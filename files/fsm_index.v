==> flow/design.v <==
`timescale 1ns / 1ps
module FSM_INDEX(
    input       clk,
    input       rst,
    input       restart,
    input       i1,
    input       i2,
    input       i3,
    input       i4,
    output    reg  err,
    output    reg  o1,
    output    reg  o2,
    output    reg  o3,
    output    reg  o4
    );
    parameter   [4:0]    
                        IDLE  = 5'd0,
                        S1    = 5'd1,
                        S2    = 5'd2,
                        S3    = 5'd3,
                        ERROR = 5'd4;
    reg     [4:0]    
                    CS, NS;
    always @(posedge clk) begin
        if (rst) begin
            CS       <= 5'b0;
            CS[IDLE] <= 1'b1;
        end
        else begin
            CS <= NS;
        end
    end
    always @* begin
        NS = 5'b0;
        case (1'b1)      
            CS[IDLE]: begin
                if      (!i1) NS[IDLE]  = 1'b1;
                else if ( i2) NS[S1]    = 1'b1;
                else if ( i3) NS[S2]    = 1'b1;
                else          NS[ERROR] = 1'b1;
            end
            CS[S1]: begin
                if      (!i2) NS[S1]    = 1'b1;
                else if ( i3) NS[S2]    = 1'b1;
                else if ( i4) NS[S3]    = 1'b1;
                else          NS[ERROR] = 1'b1;
            end
            CS[S2]: begin
                if      ( i3) NS[S2]    = 1'b1;
                else if ( i4) NS[S3]    = 1'b1;
                else          NS[ERROR] = 1'b1;
            end
            CS[S3]: begin
                if      (!i1) NS[IDLE]  = 1'b1;
                else if ( i2) NS[ERROR] = 1'b1;
                else          NS[S3]    = 1'b1;
            end
            CS[ERROR]: begin
                if (restart) NS[IDLE]  = 1'b1;
                else         NS[ERROR] = 1'b1;
            end
        endcase
    end
    always @(posedge clk) begin
        err <= 0;
        o1  <= 0;
        o2  <= 0;
        o3  <= 0;
        o4  <= 0;
        case(1'b1)
            CS[IDLE]: begin
            end
            CS[S1]: begin
                o2 <= 1;
            end
            CS[S2]: begin
                o2 <= 1;
                o3 <= 1;
            end
            CS[S3]: begin
                o4 <= 1;
            end
            CS[ERROR]: begin
                err <= 1;
            end
        endcase
    end
endmodule
* From RTL to reports: FSM_INDEX *
What the tools print for FSM_INDEX, step after step.
Lines are those of the file above, counted from 1.
Operators carry their Yosys type and port widths (W data, S select, Z words).
Library cell names are shortened.
The mark -- stands for no value.

design
  design top = FSM_INDEX
  clock = clk
  library = sky130hd
  timing corner = tt_025C_1v80

* Word-level counts *
Counts by Yosys on the flattened word-level netlist (proc, flatten, opt, wreduce; memories kept). Register bits leave out memories and registers merged into their read ports (data or address); mux counts leave out enables and synchronous resets folded into registers. Print and check cells are left out. Cells with the same type and inputs are merged into one.

word-level totals
  bits of input ports = 7
  output and inout port bits = 5
  register bits = 9
  elaborated cells = 49

cells by class
  reductions and logical operators = 4
  mux-type cells = 38

operators by type and width
  kind              number
  $mux W1           34
  $mux W2           3
  $reduce_or A2 Y1  2
  $reduce_or A4 Y1  1
  $reduce_or A3 Y1  1
  $mux W3           1

* Logic depth *
Yosys ltp: most cells in a row. Word level: on the elaborated netlist, between registers, memories and ports. Mapped: between sequential cells and ports; inverters and the memories' decode and read muxes count.

depth
  depth in word-level cells = 6
  ABC_AREA = 0
  mapped depth = 4
  mapped depth without buffers = 3

* Mapped cells and area *
Source: synth_stat.txt of the flow (Yosys; design flattened, memories mapped). It holds for the ABC_AREA given above (unset counts as 0); a run with the other value may have another netlist.

mapped netlist
  mapped cells = 44
  flip-flops = 9
  cell area after synthesis = 407.9 µm²
  buffers = 2
  sequential part of the area = 180.2 µm²

cell types
  cell type  number  area in all (µm²)
  dfxtp_1    9       180.173
  nor2_1     6       22.522
  a2111oi_0  2       17.517
  nand4b_1   2       17.517
  o211ai_1   2       15.014
  o211ai_2   1       12.512
  inv_1      3       11.261
  nor2_4     1       11.261
  or4b_1     1       10.01
  a22o_1     1       8.758
  a31o_1     1       8.758
  nor4b_1    1       8.758
  o31a_1     1       8.758
  a211oi_1   1       7.507
  and2b_1    1       7.507
  buf_4      1       7.507
  and3_1     1       6.256
  nand2b_1   1       6.256

Other cell types: 8; their cells: 8.

* Worst setup path after synthesis *
Path of least setup slack by OpenSTA after synthesis, without wires, with an ideal clock, recovery checks aside; 20% of the period is set as input and as output delay. Where synthesis merged equal registers, the netlist keeps one of their names.

timing path post-synthesis
  path type = reg-to-reg
  start point = reg CS[3]
  end point = reg CS[4]
  period = 1.06 ns
  launch time at the first pin = 0.000 ns
  required time = 1.001 ns
  path slack = -0.066 ns
  library setup time = 0.059 ns
  stages on the path = 4
  path buffers = 0
  arrival time = 1.067 ns
  path delay = 1.126 ns
  synthesis period reached = 1.126 ns

"path delay" is the arrival time less input delay plus setup time.
"stages on the path" counts driving pins, that of a launching flip-flop among them; a cell with two outputs on the path counts twice.
"synthesis period reached" = period - worst setup slack (recovery checks aside). The figure is calculated, with input and output delays left at 20% of the set period.
The rows between start and end are the longest chain of elaborated cells between them; the timing report does not say that the signal goes this way. Where chains are equally long, one stands for them.
Each line given opens the expression or statement behind the cell; cells for indexed reads and writes are added by Yosys, which also makes memories of some case tables.

on the way, post-synthesis
  path through = dfxtp_1 -> or4b_1 -> o211ai_2 -> a31o_1
  cells in the longest elaborated chain = 4
  elaborated cells on any way between the ends = 4
  source lines of those cells = 1
  classes of those cells = mux: 4

ends and longest elaborated chain, post-synthesis
  element             RTL line  text
  start: declaration  23        CS, NS;
  start: assignment   26        CS       <= 5'b0;
  start: assignment   30        CS <= NS;
  $mux W1 x4          35        case (1'b1)
  end: assignment     26
  end: assignment     30
  end: declaration    23

* Path in the finished layout *
Path of least setup slack in the final report of run A (OpenROAD, finished layout, wires in). Where an end is a register, its clock arrival counts in the times.

timing path post-layout
  path type = reg-to-reg
  start point = reg CS[0]
  end point = reg CS[4]
  path slack = -0.26 ns
  launch time at the first pin = 0.25 ns
  required time = 1.07 ns
  stages on the path = 4
  period = 0.865 ns
  path buffers = 0
  arrival time = 1.32 ns
  library setup time = 0.05 ns

The rows between start and end are the longest chain of elaborated cells between them; the timing report does not say that the signal goes this way. Where chains are equally long, one stands for them.
A register here has more assigning lines than the two given.

on the way, post-layout
  path through = dfxtp_2 -> or4b_4 -> o211ai_2 -> a31o_1
  cells in the longest elaborated chain = 1
  elaborated cells on any way between the ends = 1
  source lines of those cells = 1
  classes of those cells = mux: 1

ends and longest elaborated chain, post-layout
  element             RTL line  text
  start: declaration  23        CS, NS;
  start: assignment   26        CS       <= 5'b0;
  start: assignment   27        CS[IDLE] <= 1'b1;
  $mux W1             35        case (1'b1)
  end: assignment     26
  end: assignment     30        CS <= NS;
  end: declaration    23

FSM_INDEX through Yosys and OpenROAD on sky130hd: 2 stored runs, unordered, with their settings and measured results. The constraints put input and output delay at 20% of the set period each and load the outputs with 0.01 pF.
"achieved clock period" is the run's clock period less its worst setup slack. It is reckoned from that one timing run; input and output delays stay at 20% of the period that was set.
"worst setup path time" = time allowed to the worst setup path (clock period - input delay - output delay, where it has them) - its slack; a late launch clock adds to it, a late capture clock takes from it.
"power" is the tool's figure for a default switching activity; nothing was simulated.

Run A
==> flow/run.sh <==
#!/bin/bash
# the make line also repeats the synthesis and layout settings of config.mk as NAME=value (left out here)
make -C /OpenROAD-flow-scripts/flow DESIGN_CONFIG=/design/flow/config.mk WORK_HOME=/design/flow/orfs CLKGATE_MAP_FILE= finish
==> flow/config.mk <==
export PLATFORM = sky130hd
export DESIGN_NAME = FSM_INDEX
export DESIGN_NICKNAME = FSM_INDEX
export VERILOG_FILES = /design/flow/design.v
export SDC_FILE = /design/flow/constraint.sdc
export NUM_CORES = 4
export LEC_CHECK = 0
export CAP_MARGIN = 20
export CORE_MARGIN = 2
export CORE_UTILIZATION = 40
export SLEW_MARGIN = 20
==> flow/constraint.sdc <==
create_clock -name core_clock -period 0.865 [get_ports {clk}]
set_input_delay 0.1730 -clock core_clock [delete_from_list [all_inputs] [get_ports {clk}]]
set_output_delay 0.1730 -clock core_clock [all_outputs]
set_load 0.01 [all_outputs]

==> results of run A <==
chip area after synthesis (Yosys): 407.9 µm²
die area: 1291.3 µm²
standard-cell area of the final layout: 648.1 µm²
worst setup slack after layout: -0.257 ns
total negative slack: -0.682 ns
worst hold slack: 0.227 ns
power: 0.0008808 W
achieved clock period: 1.122 ns
worst setup path time: 1.12 ns
worst setup path kind: reg-to-reg

Run B
==> flow/run.sh <==
#!/bin/bash
# the make line also repeats the synthesis and layout settings of config.mk as NAME=value (left out here)
make -C /OpenROAD-flow-scripts/flow DESIGN_CONFIG=/design/flow/config.mk WORK_HOME=/design/flow/orfs CLKGATE_MAP_FILE= finish
==> flow/config.mk <==
export PLATFORM = sky130hd
export DESIGN_NAME = FSM_INDEX
export DESIGN_NICKNAME = FSM_INDEX
export VERILOG_FILES = /design/flow/design.v
export SDC_FILE = /design/flow/constraint.sdc
export NUM_CORES = 4
export LEC_CHECK = 0
export ABC_AREA = 0
export CAP_MARGIN = 20
export CORE_MARGIN = 2
export CORE_UTILIZATION = 47
export CTS_CLUSTER_DIAMETER = 188
export CTS_CLUSTER_SIZE = 75
export GPL_TIMING_DRIVEN = 0
export PLACE_DENSITY = 0.86
export SLEW_MARGIN = 30
==> flow/constraint.sdc <==
create_clock -name core_clock -period 1.33 [get_ports {clk}]
set_input_delay 0.2660 -clock core_clock [delete_from_list [all_inputs] [get_ports {clk}]]
set_output_delay 0.2660 -clock core_clock [all_outputs]
set_load 0.01 [all_outputs]

==> results of run B <==
did not finish, floorplanning stopped with PDN-0185
