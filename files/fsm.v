==> flow/design.v <==
`timescale 1ns / 1ps
module fsm (
    clk, rst_n, jump, dout_p, dout_q
    );
    input       clk;
    input       rst_n;
    input       jump;
    output      dout_p;
    output      dout_q;
    reg         dout_p;
    reg         dout_q;
    parameter       IDLE = 4'b0001,
                    S1   = 4'b0010,
                    S2   = 4'b0100,
                    S3   = 4'b1000;
    reg     [3:0]       CS;
    reg     [3:0]       NS;
    reg     [3:0]       cnt;
    reg                cnt_fin;
    always @(posedge clk or negedge rst_n) begin
        if (!rst_n) begin
            cnt <= 4'b0;
        end
        else begin
            if (CS != IDLE) begin
                cnt <= cnt + 1;
            end
            else begin
                cnt <= cnt;
            end
            if (cnt == 4'b1111) begin
                cnt_fin <= 1'b1;
            end
            else begin
                cnt_fin <= 1'b0;
            end
        end
    end
    always @(posedge clk or negedge rst_n) begin
        if (!rst_n) begin
            CS <= IDLE;
        end
        else begin
            CS <= NS;
        end
    end
    always @* begin
        NS = 4'bx;
        case (CS)
            IDLE: begin
                if (jump) begin
                    NS = S1;
                end
                else begin
                    NS = IDLE;
                end
            end
            S1: begin
                if (cnt_fin) begin
                    NS = S2;
                end
                else begin
                    NS = S1;
                end
            end
            S2: begin
                if (cnt_fin) begin
                    NS = S3;
                end
                else begin
                    NS = S2;
                end
            end
            S3: begin
                if (cnt_fin) begin
                    NS = IDLE;
                end
                else begin
                    NS = S3;
                end
            end
            default: begin
                NS = IDLE;
            end
        endcase
    end
    always @(posedge clk or negedge rst_n) begin
        if (!rst_n) begin
            dout_p <= 1'b0;
            dout_q <= 1'b0;
        end
        else begin
            dout_p <= 1'b0;
            dout_q <= 1'b0;
            case (NS)
                IDLE: begin
                end
                S1: begin
                    dout_p <= 1'b1;
                end
                S2: begin
                    dout_q <= 1'b1;
                end
                S3: begin
                    dout_p <= 1'b1;
                    dout_q <= 1'b1;
                end
                default: begin
                end
            endcase
        end
    end
endmodule
Reports on fsm
Tool output for the design above, in the order of the flow.
Lines are those of the file above, counted from 1.
Cell names lack the library's common part.
Not given: n/a
- design top: fsm
- clock input: clk
- cell library: sky130hd
- timing corner: tt_025C_1v80

Elaborated design
Source: Yosys, flattened and elaborated, memories not mapped. Widths are those after wreduce; folded enables and synchronous resets count as part of the registers. Registers that Yosys merges into a memory's read port (data or address) are not register bits. Print and check cells do not count. Equal cells are merged and count once.
- register bits: 11
- input bits: 3
- output and inout port bits at 2
- word-level cells at 25
- noted add/subtract/negate cells: 1
- eq/ne operators at 9
- noted multiplexer cells: 8
- noted reduce/logical cells: 2
- operators by type and width (operator ; number):
    parallel mux 4 bit (select 4 bit) ; 1
    equality test 4 bit with constant B ; 3
    equality test 4 x 2 -> 1 bit with constant B ; 2
    equality test 4 x 3 -> 1 bit with constant B ; 2
    two-way mux 4 bit ; 2
    OR reduction 2 bit ; 2
    adder 4 x 1 -> 4 bit with constant B ; 1
    equality test 4 x 1 -> 1 bit with constant B ; 1
    != test 4 x 1 -> 1 bit with constant B ; 1
    two-way mux 3 bit ; 1
    two-way mux 1 bit ; 3
    two-way mux 2 bit ; 1

Longest topological paths
Yosys ltp: most cells in a row. Word level: on the elaborated netlist, between registers, memories and ports. Mapped: between sequential cells and ports; inverters and the memories' decode and read muxes count.
- noted depth in word-level cells: 5
- ABC_AREA at 0
- noted mapped depth: 3
- gate-level depth less buffers: 3

After synthesis
The flow's flattened synthesis, as Yosys stat reports it; memories are mapped. The netlist is that of the ABC_AREA named above (0 if unset); the other value can give another one.
Totals and module areas in this step are rounded.
- cell types (cell type ; number):
    dfrtp_1 ; 9
    edfxtp_1 ; 1
    dfstp_2 ; 1
    xnor2_1 ; 3
    mux2i_1 ; 2
    a211oi_2 ; 1
    ha_1 ; 1
    or3_1 ; 2
    inv_1 ; 3
    mux2_2 ; 1
    and2b_4 ; 1
    o21ai_0 ; 2
    xor2_1 ; 1
    nand2_1 ; 2
    and2_1 ; 1
    and3_1 ; 1
    nand4_1 ; 1
    or2_2 ; 1
    nor3_1 ; 1
- noted cell count: 35
- noted cell area after synthesis: 0.00045 mm^2
- sequential part of the area at 0.00028 mm^2
- flip-flops at 11
- buffers at 0

Path before layout
OpenSTA on the mapped netlist: ideal clock, no wires. The path of least setup slack (recovery checks aside). Input and output delay are each 20% of the period. Register names are those of the netlist, which keeps one name where synthesis merged equal registers.
- kind: reg2reg
- start point: reg cnt_fin
- end point: reg dout_p
- noted period: 1370 ps
- launch time at the first pin: 0 ps
- data arrival time at 1187 ps
- noted slack: 96 ps
- delay of the path at 1274 ps
- stages on the path at 4
- synthesis period reached: 1274 ps
"delay of the path" is the arrival time less input delay plus setup time.
"stages on the path": output pins that drive a net of the path, with the launching flip-flop's if there is one; two outputs of one cell count as two.
"synthesis period reached" is the clock period less the worst setup slack; recovery checks do not enter. This is arithmetic on one report: input and output delays are still those of the set period (20% each).
Between the ends stands the longest chain of elaborated cells between them, by number of cells; it is not shown to be the way that was timed. Of several equally long chains one is given.
Each line given opens the expression or statement behind the cell; cells for indexed reads and writes are added by Yosys, which also makes memories of some case tables.
At most two assigning lines are given for a register; there are more.
- cells stage by stage: edfxtp_1 mux2i_1 or3_1 a211oi_2
- cells in the longest elaborated chain at 5
- elaborated cells between the ends (all ways): 8
- RTL lines with such cells: 5
- those cells by class: eq/ne (2); mux (5); reduce/logical (1)
- RTL lines, path post-synthesis (element ; line ; text):
    start, declared ; 19 ; reg                cnt_fin;
    start, assigned ; 32 ; cnt_fin <= 1'b1;
    start, assigned ; 35 ; cnt_fin <= 1'b0;
    two-way mux 4 bit ; 75 ; if (cnt_fin) begin
    parallel mux 4 bit (select 4 bit) ; 49 ; case (CS)
    equality test 4 bit ; 95 ; case (NS)
    OR reduction 2 bit ; n/a ;
    two-way mux 1 bit ; 95 ;
    end, assigned ; 93 ; dout_p <= 1'b0;
    end, assigned ; 99 ; dout_p <= 1'b1;
    end, declared ; 8 ; output      dout_p;

Timing after layout
Path of least setup slack in the final report of entry A (OpenROAD, finished layout, wires in). Where an end is a register, its clock arrival counts in the times.
The path's times are printed in steps of 10 ps; the period is the one set.
- kind: reg2reg
- start point: reg cnt_fin
- end point: reg dout_p
- noted period: 1430 ps
- launch time at the first pin: 260 ps
- data arrival time at 1460 ps
- noted slack: 150 ps
- stages on the path at 4
Between the ends stands the longest chain of elaborated cells between them, by number of cells; it is not shown to be the way that was timed. Of several equally long chains one is given.
At most two assigning lines are given for a register; there are more.
- cells stage by stage: edfxtp_1 mux2i_1 or3_1 a211oi_2
- cells in the longest elaborated chain at 5
- elaborated cells between the ends (all ways): 8
- RTL lines with such cells: 5
- those cells by class: eq/ne (2); mux (5); reduce/logical (1)
- RTL lines, path after layout (element ; line ; text):
    start, declared ; 19 ; reg                cnt_fin;
    start, assigned ; 32 ; cnt_fin <= 1'b1;
    start, assigned ; 35 ; cnt_fin <= 1'b0;
    two-way mux 4 bit ; 75 ; if (cnt_fin) begin
    parallel mux 4 bit (select 4 bit) ; 49 ; case (CS)
    equality test 4 bit ; 95 ; case (NS)
    OR reduction 2 bit ; n/a ;
    two-way mux 1 bit ; 95 ;
    end, assigned ; 93 ; dout_p <= 1'b0;
    end, assigned ; 99 ; dout_p <= 1'b1;
    end, declared ; 8 ; output      dout_p;

Stored flow runs of fsm (2 of them; Yosys, OpenROAD, sky130hd). They differ in their settings and are not a sequence. Constraints: input delay and output delay 20% of the set period each, output load 0.01 pF.
"clock period reached": clock period set for the run, less the worst setup slack. It is reckoned from that one timing run; input and output delays stay at 20% of the period that was set.
"allowed time less slack (worst setup path)": the worst setup path's part of the clock period (all of it between registers, 20% less for each end at a port) less its slack. A launch clock that arrives late makes it longer, a capture clock that arrives late makes it shorter.
By "overall power" is meant OpenSTA's value without simulated activity: inputs other than the clock are taken to toggle once in ten clock periods, and the tool carries that through the logic.
"allowed time less slack (worst setup path)" is known to 10 ps.
The results are shown rounded.

Entry A

==> flow/run.sh <==
#!/bin/bash
# the make line also repeats the synthesis and layout settings of config.mk as NAME=value (left out here)
make -C /OpenROAD-flow-scripts/flow DESIGN_CONFIG=/design/flow/config.mk WORK_HOME=/design/flow/orfs CLKGATE_MAP_FILE= finish
==> flow/config.mk <==
export PLATFORM = sky130hd
export DESIGN_NAME = fsm
export DESIGN_NICKNAME = fsm
export VERILOG_FILES = /design/flow/design.v
export SDC_FILE = /design/flow/constraint.sdc
export NUM_CORES = 4
export LEC_CHECK = 0
export CAP_MARGIN = 20
export CORE_MARGIN = 2
export CORE_UTILIZATION = 40
export SETUP_SLACK_MARGIN = 0.05
export SLEW_MARGIN = 20
==> flow/constraint.sdc <==
create_clock -name core_clock -period 1.43 [get_ports {clk}]
set_input_delay 0.2860 -clock core_clock [delete_from_list [all_inputs] [get_ports {clk}]]
set_output_delay 0.2860 -clock core_clock [all_outputs]
set_load 0.01 [all_outputs]

Measured in entry A:
- netlist area reported by Yosys at 0.00045 mm^2
- area of the die: 0.0014 mm^2
- noted the standard-cell area after routing: 0.00056 mm^2
- post-layout utilization at 52%
- smallest setup slack at 150 ps
- noted the setup total negative slack: 0 ps
- overall power at 1.2 mW
- noted the clock period reached: 1,283 ps
- noted the allowed time less slack (worst setup path): 1,280 ps
- critical path type: reg2reg

Entry B

==> flow/run.sh <==
#!/bin/bash
# the make line also repeats the synthesis and layout settings of config.mk as NAME=value (left out here)
make -C /OpenROAD-flow-scripts/flow DESIGN_CONFIG=/design/flow/config.mk WORK_HOME=/design/flow/orfs CLKGATE_MAP_FILE= finish
==> flow/config.mk <==
export PLATFORM = sky130hd
export DESIGN_NAME = fsm
export DESIGN_NICKNAME = fsm
export VERILOG_FILES = /design/flow/design.v
export SDC_FILE = /design/flow/constraint.sdc
export NUM_CORES = 4
export LEC_CHECK = 0
export CAP_MARGIN = 5
export CELL_PAD_IN_SITES_DETAIL_PLACEMENT = 2
export CORE_MARGIN = 2
export CORE_UTILIZATION = 56
export GPL_ROUTABILITY_DRIVEN = 0
export PLACE_DENSITY_LB_ADDON = 0.19
export SETUP_SLACK_MARGIN = 0.26
export SLEW_MARGIN = 20
==> flow/constraint.sdc <==
create_clock -name core_clock -period 1.06 [get_ports {clk}]
set_input_delay 0.2120 -clock core_clock [delete_from_list [all_inputs] [get_ports {clk}]]
set_output_delay 0.2120 -clock core_clock [all_outputs]
set_load 0.01 [all_outputs]

Entry B: incomplete, floorplanning halted on PDN-0185.
