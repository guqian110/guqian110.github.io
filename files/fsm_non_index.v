==> flow/design.v <==
`timescale 1ns / 1ps
module FSM_NON_INDEX(
    input       clk,
    input       rst,
    input       restart,
    input       i1,
    input       i2,
    input       i3,
    input       i4,
    output    reg  err,
    output    reg  o1,
    output    reg  o2,
    output    reg  o3,
    output    reg  o4
    );
    localparam   [4:0]    
                        IDLE  = 5'b00001,
                        S1    = 5'b00010,
                        S2    = 5'b00100,
                        S3    = 5'b01000,
                        ERROR = 5'b10000;
    reg     [4:0]    
                    CS, NS;
    always @(posedge clk) begin
        if (rst) begin
            CS <= IDLE;
        end
        else begin
            CS <= NS;
        end
    end
    always @* begin
        NS = 5'bx;
        case (CS)      
            IDLE: begin
                if      (!i1) NS = IDLE;
                else if ( i2) NS = S1;
                else if ( i3) NS = S2;
                else          NS = ERROR;
            end
            S1: begin
                if      (!i2) NS = S1;
                else if ( i3) NS = S2;
                else if ( i4) NS = S3;
                else          NS = ERROR;
            end
            S2: begin
                if      ( i3) NS = S2;
                else if ( i4) NS = S3;
                else          NS = ERROR;
            end
            S3: begin
                if      (!i1) NS = IDLE;
                else if ( i2) NS = ERROR;
                else          NS = S3;
            end
            ERROR: begin
                if (restart) NS = IDLE;
                else         NS = ERROR;
            end
        endcase
    end
    always @(posedge clk) begin
        err <= 0;
        o1  <= 0;
        o2  <= 0;
        o3  <= 0;
        o4  <= 0;
        case(NS)
            IDLE: begin
            end
            S1: begin
                o2 <= 1;
            end
            S2: begin
                o2 <= 1;
                o3 <= 1;
            end
            S3: begin
                o4 <= 1;
            end
            ERROR: begin
                err <= 1;
            end
        endcase
    end
 endmodule
Step by step through the tools: FSM_NON_INDEX
The steps from the RTL of FSM_NON_INDEX to its reports follow in flow order.
Line numbers count from 1 in the design file above.
Operators carry their Yosys type and port widths (W data, S select, Z words).
Cell names lack the library's common part.
The mark -- stands for no value.
- top module: FSM_NON_INDEX
- clock port: clk
- standard-cell library: sky130hd
- corner: tt_025C_1v80

Elaborated design
Counts by Yosys on the flattened word-level netlist (proc, flatten, opt, wreduce; memories kept). Register bits leave out memories and registers merged into their read ports (data or address); mux counts leave out enables and synchronous resets folded into registers. Print and check cells are left out. Cells with the same type and inputs are merged into one.
- input bits: 7
- noted bits in registers: 9
- output and inout bits at 5
- word-level cells at 29
- reduce/logical cells at 1
- noted muxes and demuxes: 14
- equality and inequality tests at 9
- operator list (kind ; count):
    $mux W5 ; 9
    $pmux W5 S5 ; 1
    $eq A5 B2 Y1 const B ; 2
    $eq A5 B3 Y1 const B ; 2
    $eq A5 B4 Y1 const B ; 2
    $eq A5 B5 Y1 const B ; 2
    $eq A5 B1 Y1 const B ; 1
    $mux W1 ; 4
    $reduce_or A2 Y1 ; 1

Depth
Yosys ltp: most cells in a row. Word level: on the elaborated netlist, between registers, memories and ports. Mapped: between sequential cells and ports; inverters and the memories' decode and read muxes count.
- depth after elaboration at 7
- ABC_AREA at 0
- depth in mapped cells: 4
- depth with buffers taken out at 4

Netlist
Source: synth_stat.txt of the flow (Yosys; design flattened, memories mapped). It holds for the ABC_AREA given above (unset counts as 0); a run with the other value may have another netlist.
- buffer cells: 1
- standard cells after synthesis: 49
- sequential area: 180.2 sq um
- flip-flops: 9
- synthesis area: 440.4 sq um
- cells by type (cell type ; count ; total area (sq um)):
    dfxtp_1 ; 9 ; 180.173
    nor2_1 ; 7 ; 26.275
    nor4_1 ; 3 ; 18.768
    a2111oi_2 ; 1 ; 15.014
    a221oi_2 ; 1 ; 15.014
    a22oi_1 ; 2 ; 15.014
    o21ai_0 ; 3 ; 15.014
    nor2b_4 ; 1 ; 13.763
    a31oi_1 ; 2 ; 12.512
    nand2_1 ; 3 ; 11.261
    a21oi_1 ; 2 ; 10.01
    a21o_2 ; 1 ; 8.758
    a22o_1 ; 1 ; 8.758
    and2b_2 ; 1 ; 8.758
    and3b_1 ; 1 ; 8.758
    xnor2_1 ; 1 ; 8.758
    and3_2 ; 1 ; 7.507
    buf_4 ; 1 ; 7.507
Other cell types: 8; their cells: 8.

Worst setup path after synthesis
OpenSTA on the mapped netlist: ideal clock, no wires. The path of least setup slack (recovery checks aside). Input and output delay are each 20% of the period. Register names are those of the netlist, which keeps one name where synthesis merged equal registers.
- kind: flip-flop to flip-flop
- from: reg CS
- to: reg o4
- delay of the path: 1.260 ns
- noted clock period: 1.29 ns
- stages on the path: 5
- path slack: 0.030 ns
- launch time at the first pin: 0.000 ns
- path buffers: 0
- noted data arrival time: 1.157 ns
- required time at 1.187 ns
- setup time: 0.103 ns
- noted synthesis period reached: 1.26 ns
"delay of the path" is the arrival time less input delay plus setup time.
"stages on the path" counts driving pins, that of a launching flip-flop among them; a cell with two outputs on the path counts twice.
"synthesis period reached" is the clock period less the worst setup slack; recovery checks do not enter. This is arithmetic on one report: input and output delays are still those of the set period (20% each).
Where an end lacks its bit number, it is one bit of the signal, or one of the new flip-flops if synthesis recoded a state register.
- cells stage by stage: dfxtp_1 > a21o_2 > a221oi_2 > nand2_1 > a2111oi_2
- RTL lines, path after synthesis (item ; RTL line ; RTL):
    from (decl) ; 23 ; CS, NS;
    from (assign) ; 26 ; CS <= IDLE;
    from (assign) ; 29 ; CS <= NS;
    to (assign) ; 68 ; o4  <= 0;
    to (assign) ; 80 ; o4 <= 1;
    to (decl) ; 14 ; output    reg  o4
No chain of elaborated cells between the ends is given.

Path in the finished layout
From the final timing report of record 2: the path of least setup slack in the routed layout; clock arrival at registers is part of the times.
- kind: flip-flop to flip-flop
- from: reg CS
- to: reg o4
- stages on the path: 6
- noted clock period: 1.53 ns
- launch time at the first pin: 0.26 ns
- required time at 1.69 ns
- path slack: 0.05 ns
- path buffers: 1
- setup time: 0.10 ns
- noted data arrival time: 1.64 ns
Where an end lacks its bit number, it is one bit of the signal, or one of the new flip-flops if synthesis recoded a state register.
- cells stage by stage: dfxtp_1 > buf_4 > a21o_2 > a221oi_2 > nand2_1 > a2111oi_2
- RTL lines, path after layout (item ; RTL line ; RTL):
    from (decl) ; 23 ; CS, NS;
    from (assign) ; 26 ; CS <= IDLE;
    from (assign) ; 29 ; CS <= NS;
    to (assign) ; 68 ; o4  <= 0;
    to (assign) ; 80 ; o4 <= 1;
    to (decl) ; 14 ; output    reg  o4
No chain of elaborated cells between the ends is given.

FLOW RESULTS
============

Measured data: module FSM_NON_INDEX, platform sky130hd, 2 stored runs of the flow under differing settings, order arbitrary. Input and output delays are each 20% of the period that was set; the output load is 0.01 pF.
"achieved clock period": clock period set for the run, less the worst setup slack. It is reckoned from that one timing run; input and output delays stay at 20% of the period that was set.
"allowed time less slack (worst setup path)" means the part of the period allowed to the worst setup path (the constraints hold back 20% at inputs and 20% at outputs) less its slack; where the path has registers, the arrival times of their clocks count too.
By "power consumption" is meant OpenSTA's value without simulated activity: inputs other than the clock are taken to toggle once in ten clock periods, and the tool carries that through the logic.

Record 1

==> flow/run.sh <==
#!/bin/bash
# the make line also repeats the synthesis and layout settings of config.mk as NAME=value (left out here)
make -C /OpenROAD-flow-scripts/flow DESIGN_CONFIG=/design/flow/config.mk WORK_HOME=/design/flow/orfs CLKGATE_MAP_FILE= finish
==> flow/config.mk <==
export PLATFORM = sky130hd
export DESIGN_NAME = FSM_NON_INDEX
export DESIGN_NICKNAME = FSM_NON_INDEX
export VERILOG_FILES = /design/flow/design.v
export SDC_FILE = /design/flow/constraint.sdc
export NUM_CORES = 4
export LEC_CHECK = 0
export CAP_MARGIN = 20
export CORE_ASPECT_RATIO = 1.84
export CORE_MARGIN = 2
export CORE_UTILIZATION = 52
export CTS_CLUSTER_DIAMETER = 244
export GPL_ROUTABILITY_DRIVEN = 1
export MAX_ROUTING_LAYER = met4
export PLACE_DENSITY_LB_ADDON = 0.01
export SETUP_SLACK_MARGIN = 0.31
export SLEW_MARGIN = 15
export TNS_END_PERCENT = 55
==> flow/constraint.sdc <==
create_clock -name core_clock -period 1.17 [get_ports {clk}]
set_input_delay 0.2340 -clock core_clock [delete_from_list [all_inputs] [get_ports {clk}]]
set_output_delay 0.2340 -clock core_clock [all_outputs]
set_load 0.01 [all_outputs]

Record 1: did not finish, floorplanning stopped with PDN-0185.

Record 2

==> flow/run.sh <==
#!/bin/bash
# the make line also repeats the synthesis and layout settings of config.mk as NAME=value (left out here)
make -C /OpenROAD-flow-scripts/flow DESIGN_CONFIG=/design/flow/config.mk WORK_HOME=/design/flow/orfs CLKGATE_MAP_FILE= finish
==> flow/config.mk <==
export PLATFORM = sky130hd
export DESIGN_NAME = FSM_NON_INDEX
export DESIGN_NICKNAME = FSM_NON_INDEX
export VERILOG_FILES = /design/flow/design.v
export SDC_FILE = /design/flow/constraint.sdc
export NUM_CORES = 4
export LEC_CHECK = 0
export CAP_MARGIN = 30
export CORE_MARGIN = 2
export CORE_UTILIZATION = 28
export MAX_ROUTING_LAYER = met4
export SLEW_MARGIN = 20
==> flow/constraint.sdc <==
create_clock -name core_clock -period 1.53 [get_ports {clk}]
set_input_delay 0.3060 -clock core_clock [delete_from_list [all_inputs] [get_ports {clk}]]
set_output_delay 0.3060 -clock core_clock [all_outputs]
set_load 0.01 [all_outputs]

Measured in record 2:
- allowed time less slack (worst setup path) at 1.48 ns
- worst setup path type: flip-flop to flip-flop
- noted the worst hold slack: 0.468 ns
- setup slack of the worst path: 0.048 ns
- noted the setup TNS: 0.000 ns
- chip area in the Yosys report: 440.4 sq um
- achieved clock period: 1.482 ns
- standard-cell area of the final layout at 714.4 sq um
- noted the utilization after routing: 0.48
- overall die area at 1906.2 sq um
- power consumption at 0.5937 mW
